==> flow/design.v <==
module register(
    input wire clk,
    input wire rst,
    input wire wen,
    input wire [7:0] d, 
    output wire [7:0] q
);
    reg [7:0] q_reg;
    assign q = q_reg;
    always @(posedge clk or posedge rst) begin
        if (rst) q_reg <= 8'b0;
        else if(wen && !rst) q_reg <= d;
    end
endmodule   
module register_file(
    input wire clk,
    input wire rst,
    input wire [7:0] data,
    input wire wen,
    input wire [1:0] rs1,
    input wire [1:0] rs2,
    input wire [1:0] rd,
    output wire [7:0] q1,
    output wire [7:0] q2,
    output wire [7:0] r0,
    output wire [7:0] r1,
    output wire [7:0] r2,
    output wire [7:0] r3
);
    reg [7:0] q1_reg;
    reg [7:0] q2_reg;
    assign q1 = q1_reg;
    assign q2 = q2_reg;
    wire [7:0] reg0_to_mux;
    wire [7:0] reg1_to_mux;
    wire [7:0] reg2_to_mux;
    wire [7:0] reg3_to_mux;
    assign r0 = reg0_to_mux;
    assign r1 = reg1_to_mux;
    assign r2 = reg2_to_mux;
    assign r3 = reg3_to_mux;
    register reg0(
        .clk(clk),
        .rst(rst),
        .wen(wen && (rd == 2'b00)),
        .d(data),
        .q(reg0_to_mux)
    );
    register reg1(
        .clk(clk),
        .rst(rst),
        .wen(wen && (rd == 2'b01)),
        .d(data),
        .q(reg1_to_mux)
    );
    register reg2(
        .clk(clk),
        .rst(rst),
        .wen(wen && (rd == 2'b10)),
        .d(data),
        .q(reg2_to_mux)
    );
    register reg3(
        .clk(clk),
        .rst(rst),
        .wen(wen && (rd == 2'b11)),
        .d(data),
        .q(reg3_to_mux)
    );
    always @(*) begin
        case (rs1)
            2'b00: q1_reg = reg0_to_mux;
            2'b01: q1_reg = reg1_to_mux;
            2'b10: q1_reg = reg2_to_mux;
            2'b11: q1_reg = reg3_to_mux;
        endcase
        case (rs2)
            2'b00: q2_reg = reg0_to_mux;
            2'b01: q2_reg = reg1_to_mux;
            2'b10: q2_reg = reg2_to_mux;
            2'b11: q2_reg = reg3_to_mux;
        endcase
    end
endmodule
Step by step through the tools: register_file
Tool output for the design above, in the order of the flow.
Lines are those of the file above, counted from 1.
The mark n/a stands for no value.

set-up
  top module = register_file
  clock = clk
  standard-cell library = sky130hd
  timing corner = tt_025C_1v80

After elaboration
Source: Yosys, flattened and elaborated, memories not mapped. Widths are those after wreduce; folded enables and synchronous resets count as part of the registers. Registers that Yosys merges into a memory's read port (data or address) are not register bits. Print and check cells do not count. Equal cells are merged and count once.

bit counts
  bits in registers = 32
  latch bits = 0
  RAM bits = 0
  ROM bits = 0
  word width x clocked read ports = 0
  memories = 0
  input port bits = 17
  output and inout bits = 48
  elaborated cells = 27

cells by class
  add/subtract/negate cells = 0
  $mul = 0
  divide/modulo/power cells = 0
  order comparisons = 0
  equal/unequal tests = 9
  shift-type cells = 0
  muxes and demuxes = 2
  bitwise logic cells = 0
  reduce/logical cells = 12

operators with widths
  operator                                        number
  parallel mux 8 bit (select 4 bit)               2
  == test 2 bit (second input constant)           6
  logical AND 1 bit                               8
  == test 2 x 1 -> 1 bit (second input constant)  3
  zero test 2 bit                                 3
  zero test 1 bit                                 1

Longest topological paths
Depth = most cells in a row (Yosys ltp): at word level without a register or memory, in the mapped netlist without a sequential cell, where the memories' decode and read muxes count.

logic depth
  depth after elaboration = 3
  ABC_AREA = 0
  mapped depth = 3
  mapped depth without buffers = 2

Mapped cells and area
Source: synth_stat.txt of the flow (Yosys; design flattened, memories mapped). It holds for the ABC_AREA given above (unset counts as 0); a run with the other value may have another netlist.

cells by type
  cell type                  number  area in all (µm²)
  sky130_fd_sc_hd__dfrtp_1   32      800.768
  sky130_fd_sc_hd__mux2_2    32      360.346
  sky130_fd_sc_hd__mux4_2    16      360.346
  sky130_fd_sc_hd__buf_2     6       30.029
  sky130_fd_sc_hd__and4bb_2  2       25.024
  sky130_fd_sc_hd__nor4b_4   1       23.773
  sky130_fd_sc_hd__nand4b_1  1       8.758
  sky130_fd_sc_hd__inv_1     1       3.754

synthesis totals
  standard cells after synthesis = 91
  cell area after synthesis = 1612.8 µm²
  area of sequential cells = 800.8 µm²
  mapped flip-flops = 32
  buffer cells = 6

The figures by module come from a second, unflattened synthesis with its own total; it is not the netlist above.

unflattened totals
  cell total of the unflattened synthesis = 100
  area (unflattened synthesis) = 1790.5 µm²

Each row is one instance without its submodules.

by module
  module         times used  cells  area (µm²)  seq. area (µm²)
  register       4           19     341.6       200.2
  register_file  1           24     424.2       0.0

Worst setup path after synthesis
OpenSTA on the mapped netlist: ideal clock, no wires. The path of least setup slack (recovery checks aside). Input and output delay are each 20% of the period. Register names are those of the netlist, which keeps one name where synthesis merged equal registers.

path after synthesis
  path kind = in2out
  start = in rs1[1]
  end = out q1[0]
  clock period = 1280 ps
  input delay = 256 ps
  external output delay = 256 ps
  launch time at the first pin = 256 ps
  data arrival time = 1023 ps
  data required time = 1024 ps
  slack = 1 ps
  delay of the path = 767 ps
  stages = 2
  path buffers = 1
  period reached after synthesis = 1279 ps

"delay of the path" = arrival - input delay + setup time.
At an output port there is no setup time.
"stages" counts driving pins, that of a launching flip-flop among them; a cell with two outputs on the path counts twice.
"period reached after synthesis" is the clock period less the worst setup slack; recovery checks do not enter. This is arithmetic on one report: input and output delays are still those of the set period (20% each).
The rows between start and end are the longest chain of elaborated cells between them; the timing report does not say that the signal goes this way. Where chains are equally long, one stands for them.
Each line given opens the expression or statement behind the cell; cells for indexed reads and writes are added by Yosys, which also makes memories of some case tables.

between the ends, after synthesis
  path through = sky130_fd_sc_hd__buf_2 -> sky130_fd_sc_hd__mux4_2
  cells in the longest elaborated chain = 2
  elaborated cells on any way between the ends = 5
  RTL lines with such cells = 1
  classes of those cells = 3 x eq/ne; 1 x mux; 1 x reduce/logical

ends and longest elaborated chain, after synthesis
  item                               line  source
  start, declared                    20    input wire [1:0] rs1,
  == test 2 bit                      71    case (rs1)
  parallel mux 8 bit (select 4 bit)  71
  end, declared                      23    output wire [7:0] q1,

Worst path after layout
Path of least setup slack in the final report of job 1 (OpenROAD, finished layout, wires in). Where an end is a register, its clock arrival counts in the times.
The report prints the path's times to 10 ps; the period is as set.

path after layout
  path kind = reg2out
  start = reg reg3.q_reg[1]
  end = out q2[1]
  clock period = 1350 ps
  external output delay = 270 ps
  launch time at the first pin = 280 ps
  data arrival time = 1350 ps
  data required time = 1080 ps
  slack = -270 ps
  stages = 3
  path buffers = 1

The rows between start and end are the longest chain of elaborated cells between them; the timing report does not say that the signal goes this way. Where chains are equally long, one stands for them.

between the ends, after layout
  path through = sky130_fd_sc_hd__dfrtp_1 -> sky130_fd_sc_hd__mux4_2 -> sky130_fd_sc_hd__buf_2
  cells in the longest elaborated chain = 1
  elaborated cells on any way between the ends = 1
  RTL lines with such cells = 1
  classes of those cells = 1 x mux

ends and longest elaborated chain, after layout
  item                               line  source
  start, declared                    8     reg [7:0] q_reg;
  start, assigned                    11    if (rst) q_reg <= 8'b0;
  start, assigned                    12    else if(wen && !rst) q_reg <= d;
  parallel mux 8 bit (select 4 bit)  77    case (rs2)
  end, declared                      24    output wire [7:0] q2,

Data sheet: physical implementation of register_file

Flow measurements of register_file on sky130hd: 2 stored runs with different settings, listed in no order. Input and output delays are each 20% of the period that was set; the output load is 0.01 pF.
"clock period achieved" = clock period - worst setup slack. The figure is calculated, with input and output delays left at 20% of the set period.
"worst path time" means the part of the period allowed to the worst setup path (the constraints hold back 20% at inputs and 20% at outputs) less its slack; where the path has registers, the arrival times of their clocks count too.
"overall power": no workload was simulated; the value follows from the tool's default switching activity.
"worst path time" is given in steps of 10 ps.
A setting shown as - is not set for that run.
Among the results, - means that no value is shown for the run.

name                                    job 1    job 2
period_ns                               1.35     1.11
CAP_MARGIN                              20       20
CORE_MARGIN                             2        2
CORE_UTILIZATION                        40       68
SLEW_MARGIN                             20       20
PLACE_DENSITY                           -        0.68
CORE_ASPECT_RATIO                       -        0.56
CELL_PAD_IN_SITES_GLOBAL_PLACEMENT      -        3
ABC_AREA                                -        0
MAX_ROUTING_LAYER                       -        met5
lowest setup slack (ps)                 -270     -
clock period achieved (ps)              1620     -
standard-cell area after routing (µm²)  2778.9   -
die size (µm²)                          4555.6   -
cell area after synthesis (µm²)         1612.8   -
overall power (uW)                      4137     -
final design utilization (%)            70.5     -
worst path time (ps)                    1350     -
worst setup path type                   reg2out  -

Job 2: stopped before the end: placement reported GPL-0301
